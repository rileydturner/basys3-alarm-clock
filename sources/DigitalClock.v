==> flow/design.v <==
`timescale 1ns / 1ps
module DigitalClock(
    input clk,  
    input btnC, btnU, btnL, btnR, btnD,  
    input [2:0] sw, 
    output reg [6:0] seg,
    output reg [3:0] an,  
    output reg [0:0] led  
    );
    reg [31:0] counter = 0;
    reg [31:0] d_counter =0;
    parameter max_counter = 100000000;  
    parameter display_counter = 500000;  
    reg [5:0] Hours, Minutes, Seconds = 0; 
    reg [3:0] D0,D1, D2, D3 = 0; 
    reg current_bit = 0;       
    reg [1:0] current_LED = 0;
    reg [7:0] LED_out [3:0];
    reg [5:0] Seconds_alarm = 0;
    reg [5:0] Minutes_alarm = 12;
    reg [5:0] Seconds_alarm_reset = 0;
    reg [5:0] Minutes_alarm_reset = 12;
    parameter Hours_And_Minutes = 1'b0;  
    parameter Set_Clock = 1'b1;          
    reg Current_Mode = Set_Clock;  
    wire [3:0] four_bit_data [3:0]; 
    assign  four_bit_data[0] = D0;
    assign  four_bit_data[1] = D1;
    assign  four_bit_data[2] = D2;
    assign  four_bit_data[3] = D3;
    always @(posedge clk) begin
        if (counter < max_counter) begin
            counter <= counter+1;
        end 
        else begin
            counter <= 0;
        end
        if(d_counter < display_counter) begin
            d_counter <= d_counter + 1; 
        end 
        else begin
            current_LED <= current_LED + 1;
            d_counter <= 0;
        end
		case(four_bit_data[current_LED])  
			 4'b0000 : LED_out[current_LED] <= 7'b1000000;  
			 4'b0001 : LED_out[current_LED] <= 7'b1111001;  
			 4'b0010 : LED_out[current_LED] <= 7'b0100100;  
			 4'b0011 : LED_out[current_LED] <= 7'b0110000;  
			 4'b0100 : LED_out[current_LED] <= 7'b0011001;  
			 4'b0101 : LED_out[current_LED] <= 7'b0010010;  
			 4'b0110 : LED_out[current_LED] <= 7'b0000010;  
			 4'b0111 : LED_out[current_LED] <= 7'b1111000;  
			 4'b1000 : LED_out[current_LED] <= 7'b0000000;  
			 4'b1001 : LED_out[current_LED] <= 7'b0011000;  
			 default : LED_out[current_LED] <= 7'b1000000;  
		 endcase
        case(current_LED)
            0: begin
                an <= 4'b1110; 
                seg <= LED_out[0];
            end
            1: begin
                an <= 4'b1101;
                seg <= LED_out[1];            
            end
            2: begin
                an <= 4'b1011;
                seg <= LED_out[2];
            end
            3: begin
                an <= 4'b0111;
                seg <= LED_out[3];
            end                
        endcase 
        case(Current_Mode)
            Hours_And_Minutes: begin  
                if (btnC) begin
                    Current_Mode <= Set_Clock;  
                    counter <= 0;
                    current_bit <= 0;
                    Seconds <= 59;  
                end
                if (counter < max_counter) begin  
                    counter <= counter + 1;
                end 
                else begin
                    counter <= 0;
                    Seconds <= Seconds + 1;
                end                                
            end  
            Set_Clock: begin
                if (btnC) begin  
                    Current_Mode <= Hours_And_Minutes;
                    Seconds_alarm_reset <= Seconds;  
                    Minutes_alarm_reset <= Minutes;  
                end
                if (counter < (25000000)) begin  
                    counter <= counter + 1;
                end 
                else begin
                    counter <= 0;
                    case (current_bit)
                        1'b0: begin  
                            if (btnU) begin  
                                Seconds <= Seconds + 1;
                            end
                            if (btnD) begin  
                                if (Seconds > 0) begin
                                    Seconds <= Seconds - 1;
                                end 
                                else if (Minutes > 1) begin
                                    Minutes <= Minutes - 1;
                                    Seconds <= 59;
                                end 
                                else if (Minutes == 1) begin
                                    Minutes <= 12;
                                    Seconds <= 59;
                                end
                            end
                            if (btnL || btnR) begin  
                                current_bit <= 1;
                            end
                        end  
                        1'b1: begin  
                            if (btnU) begin  
                                Minutes <= Minutes + 1;
                            end
                            if (btnD) begin  
                                if (Minutes > 1) begin
                                    Minutes <= Minutes - 1;
                                end else if (Minutes == 1) begin
                                    Minutes <= 12;
                                end
                            end
                            if (btnL || btnR) begin  
                                current_bit <= 0;
                            end
                        end  
                endcase    
                if(sw[2] == 1)begin
                Seconds <= Seconds_alarm_reset;
                Minutes <= Minutes_alarm_reset;
                end
                if(sw[1] == 1)begin
                Seconds_alarm <= Seconds;
                Minutes_alarm <= Minutes;
                end
                if(sw[0] == 1) begin
                    if(Minutes_alarm == Minutes && Seconds_alarm == Seconds)
                        led <= 1; 
                     else 
                        led <= 0;
                    if (counter < max_counter) begin  
                        counter <= counter + 1;
                    end 
                    else begin
                    counter <= 0;
                    Seconds <= Seconds + 1;  
                    end    
                end   
                end                    
            end  
        endcase  
        if (Seconds >= 60) begin  
                Seconds <= 0;
                Minutes <= Minutes + 1;
        end
        if (Minutes >= 12) begin  
                Minutes <= 0;
                Hours <= Hours + 1;
        end
        if (Hours >= 24) begin  
            Hours <= 0;
        end
        D0 <= Seconds % 10;   
        D1 <= Seconds / 10;   
        if (Minutes < 12) begin
            if (Minutes == 0) begin  
                D2 <= 2;
                D3 <= 1;
            end else begin
                D2 <= Minutes % 10;     
                D3 <= Minutes / 10;     
            end
            end else begin  
                if (Minutes == 12) begin  
                    D2 <= 2;
                    D3 <= 1;
                end else begin
                    D2 <= (Minutes - 12) % 10;     
                    D3 <= (Minutes - 12) / 10;     
                end
        end  
    end  
endmodule
From RTL to reports: DigitalClock

The steps from the RTL of DigitalClock to its reports follow in flow order.
Line numbers count from 1 in the design file above.
Operators: Yosys type, input widths -> output width; for muxes data width and select width s.
Library cell names are shortened.
The mark - stands for no value.

Top module: DigitalClock
Clock input: clk
Cell library: sky130hd
Timing corner: tt_025C_1v80

Word-level counts

Counts by Yosys on the flattened word-level netlist (proc, flatten, opt, wreduce). Print and check cells are left out. Cells with the same type and inputs are merged into one.
Yosys's memory passes give these memory sizes; they may raise the number of words (mostly to a power of two), join words into wider ones and drop unused or constant bits.

Add/subtract/negate cells: 8
Multiply operators: 0
Divide/modulo/power cells: 6
$lt $le $gt $ge: 8
Eq/ne operators: 23
Shift-type cells: 0
Muxes and demuxes: 70
Bitwise logic cells: 13
Reductions and logical operators: 13

Operator list:

| operator              | count |
| $div 6x4->32 const B  | 2 |
| $mod 6x4->32 const B  | 2 |
| $mux 6                | 24 |
| $div 32x4->32 const B | 1 |
| $mod 32x4->32 const B | 1 |
| $mux 32               | 3 |
| $mux 7                | 10 |
| $add 32x1->32 const B | 2 |
| $pmux 32 s2           | 1 |
| $lt 32x19->1 const B  | 1 |
| $lt 32x25->1 const B  | 1 |
| $lt 32x27->1 const B  | 1 |
| $pmux 4 s4            | 2 |
| $pmux 7 s4            | 1 |
| $pmux 6 s2            | 2 |
| $mux 4                | 6 |
| $mux 1                | 18 |
| $eq 4x3->1 const B    | 4 |
| $add 6x1->6 const B   | 2 |
| $sub 6x1->6 const B   | 2 |
| $gt 6x1->1 const B    | 2 |
| $eq 6x6->1            | 2 |
| $or 1x1->1            | 10 |
| $reduce_or 10->1      | 1 |
| $eq 4x2->1 const B    | 2 |
| $eq 4x4->1 const B    | 2 |
| $ne 4x4->1 const B    | 2 |
| $sub 6x4->7 const B   | 1 |

Other operator kinds: 24; their cells: 33.

Bits in registers: 132
Bits in latches: 0
RAM bits: 28
ROM bits: 0
Memories: 1
Input port bits: 9
Output and inout port bits: 12
Word-level cells: 160

Memory list:

| name    | depth | bits a word | line | RTL |
| LED_out | 4     | 7           | 18   | `reg [7:0] LED_out [3:0];` |

Depth

Depth = most cells in a row (Yosys ltp): at word level without a register or memory, in the mapped netlist without a sequential cell, where the memories' decode and read muxes count.

Depth in word-level cells: 14
ABC_AREA: 1
Gate-level depth with buffers: 20
Gate-level depth less buffers: 20

Synthesis result

The flow's flattened synthesis, as Yosys stat reports it; memories are mapped. The netlist is that of the ABC_AREA named above (0 if unset); the other value can give another one.

Mapped cells: 914
Synthesis area: 7905.1 um^2
Sequential area: 3743.6 um^2
Flip-flop cells: 159
Buffer cells: 23

Cells by type:

| cell type | count | area in all (um^2) |
| dfxtp_1   | 103   | 2.06E+03 |
| edfxtp_1  | 56    | 1.68E+03 |
| nand2_1   | 139   | 521.75 |
| nor2_1    | 107   | 401.635 |
| inv_1     | 90    | 337.824 |
| a21oi_1   | 63    | 315.302 |
| ha_1      | 23    | 287.776 |
| xor2_1    | 32    | 280.269 |
| nand3_1   | 46    | 230.221 |
| o21ai_0   | 37    | 185.178 |
| nand2_2   | 20    | 125.12 |
| nand3_2   | 9     | 90.086 |
| xnor2_1   | 10    | 87.584 |
| nor3_1    | 17    | 85.082 |
| a31oi_1   | 12    | 75.072 |
| nor3_2    | 7     | 70.067 |
| nand4_1   | 11    | 68.816 |
| nor4_1    | 11    | 68.816 |

Other cell types: 42; their cells: 121.

Worst setup path after synthesis

Path of least setup slack by OpenSTA after synthesis, without wires, with an ideal clock, recovery checks aside; 20% of the period is set as input and as output delay. Where synthesis merged equal registers, the netlist keeps one of their names.

Path type: reg-to-reg
From: register Minutes[2]
To: register D2[3]
Period: 6.15 ns
Library setup time: 0.112 ns
Launch time at the first pin: 0.000 ns
Arrival: 2.222 ns
Data required time: 6.038 ns
Path slack: 3.816 ns
Path delay: 2.334 ns
Stages on the path: 19
Path buffers: 2
Synthesis period reached: 2.334 ns

"path delay" is the arrival time less input delay plus setup time.
"stages on the path" counts driving pins, that of a launching flip-flop among them; a cell with two outputs on the path counts twice.
"synthesis period reached" is the clock period less the worst setup slack; recovery checks do not enter. This is arithmetic on one report: input and output delays are still those of the set period (20% each).
The rows between start and end are the longest chain of elaborated cells between them; the timing report does not say that the signal goes this way. Where chains are equally long, one stands for them.
A line is the first line of the expression or statement that the cell stems from. Yosys adds cells for indexed reads and writes and turns some case tables into memories.
A register here has more assigning lines than the two given.

Path through: dfxtp_1 buf_6 inv_2 buf_2 ha_1 inv_1 nand2_2 nand2_4 xor2_2 nand2_2 nand2_2 nand2_4 xor2_2 inv_2 ha_1 xnor2_1 nand2_1 nand3_1 nand2_1
Length of the longest elaborated chain: 4
Elaborated cells on any way between the ends: 9
Those cells by class: add/sub (1); div (2); compare (1); eq/ne (1); mux (3); reduce/logical (1)

RTL lines, path post-synthesis:

| element         | line | RTL |
| start, declared | 14   | `reg [5:0] Hours, Minutes, Seconds = 0;` |
| start, assigned | 113  | `Minutes <= Minutes - 1;` |
| start, assigned | 127  | `Minutes <= Minutes + 1;` |
| $sub 6x4->7     | 191  | `D2 <= (Minutes - 12) % 10;` |
| $mod 32x4->32   | 191  |  |
| $mux 4          | 187  | `if (Minutes == 12) begin` |
| $mux 4          | 178  | `if (Minutes < 12) begin` |
| end, assigned   | 183  | `D2 <= Minutes % 10;` |
| end, assigned   | 191  |  |
| end, declared   | 15   | `reg [3:0] D0,D1, D2, D3 = 0;` |

Timing after layout

Path of least setup slack in the final report of job 1 (OpenROAD, finished layout, wires in). Where an end is a register, its clock arrival counts in the times.

Path type: reg-to-reg
From: register Minutes[3]
To: register D2[3]
Period: 2.04 ns
Library setup time: 0.10 ns
Launch time at the first pin: 0.47 ns
Arrival: 2.57 ns
Data required time: 2.40 ns
Path slack: -0.16 ns
Stages on the path: 20
Path buffers: 0

The rows between start and end are the longest chain of elaborated cells between them; the timing report does not say that the signal goes this way. Where chains are equally long, one stands for them.
A register here has more assigning lines than the two given.

Path through: dfxtp_4 ha_4 inv_4 nand2_4 ha_4 nand3_4 inv_4 nand3_4 a21oi_4 nor2_4 nor2_4 nand2_1 nand2_2 nand3_2 nand2_4 nand2_4 nand2_1 nand2_1 nand2_1 nand2_1
Length of the longest elaborated chain: 4
Elaborated cells on any way between the ends: 9
Those cells by class: add/sub (1); div (2); compare (1); eq/ne (1); mux (3); reduce/logical (1)

RTL lines, path after layout:

| element         | line | RTL |
| start, declared | 14   | `reg [5:0] Hours, Minutes, Seconds = 0;` |
| start, assigned | 113  | `Minutes <= Minutes - 1;` |
| start, assigned | 127  | `Minutes <= Minutes + 1;` |
| $sub 6x4->7     | 191  | `D2 <= (Minutes - 12) % 10;` |
| $mod 32x4->32   | 191  |  |
| $mux 4          | 187  | `if (Minutes == 12) begin` |
| $mux 4          | 178  | `if (Minutes < 12) begin` |
| end, assigned   | 183  | `D2 <= Minutes % 10;` |
| end, assigned   | 191  |  |
| end, declared   | 15   | `reg [3:0] D0,D1, D2, D3 = 0;` |

FLOW RESULTS
============

Top module DigitalClock; platform sky130hd; tools Yosys and OpenROAD; 2 stored runs in no particular order. Input and output delays are each 20% of the period that was set; the output load is 0.01 pF.
By "clock period achieved" is meant the clock period of the run minus its worst setup slack. This is arithmetic on one report: input and output delays are still those of the set period (20% each).
"time used up by the worst setup path" means the part of the period allowed to the worst setup path (the constraints hold back 20% at inputs and 20% at outputs) less its slack; where the path has registers, the arrival times of their clocks count too.
"total power of the final layout" rests on the timing tool's default activity at the inputs, not on a simulated workload.
Settings: n/a = not set for that run.

| name                                          | job 1      | job 2      |
| period_ns                                     | 2.04       | 2.83       |
| CORE_UTILIZATION                              | 17         | 30         |
| PLACE_DENSITY_LB_ADDON                        | 0.02       | n/a        |
| ABC_AREA                                      | 1          | n/a        |
| GPL_ROUTABILITY_DRIVEN                        | 1          | 0          |
| CAP_MARGIN                                    | 10         | 15         |
| MIN_ROUTING_LAYER                             | met1       | n/a        |
| MAX_ROUTING_LAYER                             | met5       | n/a        |
| CORE_MARGIN                                   | 2          | 2          |
| SLEW_MARGIN                                   | 20         | 20         |
| SETUP_SLACK_MARGIN                            | n/a        | -0.17      |
| CELL_PAD_IN_SITES_GLOBAL_PLACEMENT            | n/a        | 2          |
| TNS_END_PERCENT                               | n/a        | 55         |
| CTS_CLUSTER_DIAMETER                          | n/a        | 208        |
| synthesis area (um^2)                         | 7905.1     | 7678.6     |
| total die area (um^2)                         | 48241.7    | 26891.1    |
| standard-cell area of the final layout (um^2) | 12203.0    | 9093.7     |
| utilization after routing (%)                 | 26.4       | 36.1       |
| setup slack of the critical path (ns)         | -0.161     | 0.211      |
| sum of negative setup slack (ns)              | -0.632     | 0.000      |
| post-route worst hold slack (ns)              | 0.443      | 0.477      |
| total power of the final layout (µW)          | 18568      | 9255       |
| clock period achieved (ns)                    | 2.201      | 2.619      |
| time used up by the worst setup path (ns)     | 2.20       | 2.62       |
| worst setup path kind                         | reg-to-reg | reg-to-reg |
